==> flow/design.v <==
`timescale 1ns / 1ps
`timescale 1ns/1ps 
module crc32_block(clk,rst,enable_s,newframe_s,data_crc_s,crc_s);
   parameter BITS_IN = 8;
   input wire clk;
   input wire rst;
   input wire enable_s;
   input wire newframe_s;
   input wire [BITS_IN-1:0] data_crc_s;
   output reg [31:0] crc_s;
   reg [31:0] crc_aux;
   reg [31:0] crc_int_s;
   reg        crc_feedback;
   integer i;
   always @ (*)
   begin : combinational
      crc_aux = ~ crc_int_s;
      if (enable_s)
      begin
         for (i = 0; i < BITS_IN; i = i + 1)
         begin
            crc_feedback = crc_aux[0] ^ data_crc_s[i];  
            crc_aux[0]       = crc_aux[1];
            crc_aux[1]       = crc_aux[2];
            crc_aux[2]       = crc_aux[3];
            crc_aux[3]       = crc_aux[4];
            crc_aux[4]       = crc_aux[5];
            crc_aux[5]       = crc_aux[6]  ^ crc_feedback;  
            crc_aux[6]       = crc_aux[7];
            crc_aux[7]       = crc_aux[8];
            crc_aux[8]       = crc_aux[9]  ^ crc_feedback;  
            crc_aux[9]       = crc_aux[10] ^ crc_feedback;  
            crc_aux[10]      = crc_aux[11];
            crc_aux[11]      = crc_aux[12];
            crc_aux[12]      = crc_aux[13];
            crc_aux[13]      = crc_aux[14];
            crc_aux[14]      = crc_aux[15];
            crc_aux[15]      = crc_aux[16] ^ crc_feedback;  
            crc_aux[16]      = crc_aux[17];
            crc_aux[17]      = crc_aux[18];
            crc_aux[18]      = crc_aux[19];
            crc_aux[19]      = crc_aux[20] ^ crc_feedback;  
            crc_aux[20]      = crc_aux[21] ^ crc_feedback;  
            crc_aux[21]      = crc_aux[22] ^ crc_feedback;  
            crc_aux[22]      = crc_aux[23];
            crc_aux[23]      = crc_aux[24] ^ crc_feedback;  
            crc_aux[24]      = crc_aux[25] ^ crc_feedback;  
            crc_aux[25]      = crc_aux[26];
            crc_aux[26]      = crc_aux[27] ^ crc_feedback;  
            crc_aux[27]      = crc_aux[28] ^ crc_feedback;  
            crc_aux[28]      = crc_aux[29];
            crc_aux[29]      = crc_aux[30] ^ crc_feedback;  
            crc_aux[30]      = crc_aux[31] ^ crc_feedback;  
            crc_aux[31]      =               crc_feedback;  
         end
      end
   end
   always @(posedge clk)
   begin : sequencialdata_crc_s
      if (rst | newframe_s)
      begin
         crc_s <= 32'h00000000;
	      crc_int_s <= 32'h00000000;
      end
      else
      begin
         crc_int_s <= ~ crc_aux;
         crc_s <= ~ crc_aux;
      end
   end
endmodule
# Reports on crc32_block
# The steps from the RTL of crc32_block to its reports follow in flow order.
# Lines are those of the file above, counted from 1.
# Library cell names are shortened.
# A cell with - has no value.
# design
top_module	crc32_block
clk_port	clk
library	sky130hd
pvt_corner	tt_025C_1v80

# After elaboration
# Source: Yosys, flattened and elaborated, memories not mapped. Widths are those after wreduce; folded enables and synchronous resets count as part of the registers. Registers that Yosys merges into a memory's read port (data or address) are not register bits. Print and check cells do not count. Equal cells are merged and count once.
# op_classes
muxes	32
n_logic	115
# op_table
op	count
bitwise XOR 1 bit	112
NOT 32 bit	2
two-way mux 1 bit	32
OR 1 bit	1
# bits
reg_bits	32
in_bits	12
out_inout_bits	32

# Depth
# Depth = most cells in a row (Yosys ltp): at word level without a register or memory, in the mapped netlist without a sequential cell, where the memories' decode and read muxes count.
# logic_depth
ltp_word	10
ABC_AREA	0
mapped_depth	5

# Synthesis result
# Yosys stat after the flow's synthesis: flattened, memories mapped to cells. It holds for the ABC_AREA given above (unset counts as 0); a run with the other value may have another netlist.
# Totals and module areas in this step are rounded.
# mapped
cell_count	179
mapped_area_mm2	0.001898
ff_cells	32
buf_cells	8
# by_type
cell_type	count
dfxtp_1	32
xnor2_1	46
xnor2_4	7
xnor2_2	7
xor2_1	10
nand3b_1	10
o21ai_0	15
a211oi_1	8
mux2i_1	6
nor2_1	16
a21oi_1	7
xor2_2	2
clkbuf_1	7
a211oi_2	1
o21ai_1	2
or2_2	1
buf_1	1
nand2_1	1

# Path before layout
# Source: OpenSTA report_checks on the synthesized netlist (no wires, ideal clock, input and output delay 20% of the period each), path of least setup slack; recovery checks are left aside. Register names are those of the netlist, which keeps one name where synthesis merged equal registers.
# synth_timing
kind	input -> register
start	input port data_crc_s[4]
end	register (no name shown)
period_ns	2.67
in_delay_ns	0.534
setup_time_ns	0.133
launch_ns	0.534
arrival_time_ns	1.555
setup_slack_ns	0.982
delay_ns	1.154
driving_pins	5
n_path_buf	0
period_less_setup_slack_ns	1.688
# "delay_ns" = arrival - input delay + setup time.
# "driving_pins": output pins that drive a net of the path, with the launching flip-flop's if there is one; two outputs of one cell count as two.
# "period_less_setup_slack_ns" = period - worst setup slack (recovery checks aside). The figure is calculated, with input and output delays left at 20% of the set period.
# synth_between
cell_sequence	xnor2_2 xor2_1 xnor2_1 xor2_1 a21oi_1
# synth_rtl
item	line_no	rtl
start: declaration	9	input wire [BITS_IN-1:0] data_crc_s;
# Chain of elaborated cells between the ends: none given.

# Path in the finished layout
# From the final timing report of flow run 2: the path of least setup slack in the routed layout; clock arrival at registers is part of the times.
# layout_timing
kind	input -> register
start	input port data_crc_s[1]
end	register (no name shown)
period_ns	1.76
in_delay_ns	0.35
setup_time_ns	0.07
launch_ns	0.35
arrival_time_ns	1.98
setup_slack_ns	-0.01
driving_pins	7
n_path_buf	2
# layout_between
cell_sequence	clkdlybuf4s50_1 xnor2_4 buf_12 xnor2_4 xnor2_2 xnor2_1 a211oi_2
# layout_rtl
item	line_no	rtl
start: declaration	9	input wire [BITS_IN-1:0] data_crc_s;
# Chain of elaborated cells between the ends: none given.

# crc32_block through Yosys and OpenROAD on sky130hd: 2 stored runs, unordered, with their settings and measured results. The constraints put input and output delay at 20% of the set period each and load the outputs with 0.01 pF.
# "period_less_ws_ns": clock period set for the run, less the worst setup slack. It is reckoned from that one timing run; input and output delays stay at 20% of the period that was set.
# "worst_path_time_ns" means the part of the period allowed to the worst setup path (the constraints hold back 20% at inputs and 20% at outputs) less its slack; where the path has registers, the arrival times of their clocks count too.
# "total_power_w" is the tool's figure for a default switching activity; nothing was simulated.
# Values from the reports are rounded here.
# Settings: - = not set for that run.
# Among the results, - means that no value is shown for the run.
name,flow run 1,flow run 2
period_ns,2.49,1.76
CORE_UTILIZATION,69,40
CELL_PAD_IN_SITES_DETAIL_PLACEMENT,1,-
TNS_END_PERCENT,45,-
ABC_AREA,0,-
GPL_ROUTABILITY_DRIVEN,0,-
CAP_MARGIN,40,20
MAX_ROUTING_LAYER,met4,-
CORE_MARGIN,2,2
SLEW_MARGIN,20,20
SETUP_SLACK_MARGIN,-,-0.13
synth_area_mm2,-,0.001898
utilization_pct,-,58.3
layout_stdcell_area_mm2,-,0.002715
period_less_ws_ns,-,1.769
setup_tns_ns,-,-0.013
worst_path_time_ns,-,1.42
worstPathKind,-,input -> register
fin_ws_ns,-,-0.009
final_die_area_mm2,-,0.005312
total_power_w,-,0.002826
hold_worst_slack_ns,-,0.501
# Flow run 1: incomplete, placement halted on DPL-0033
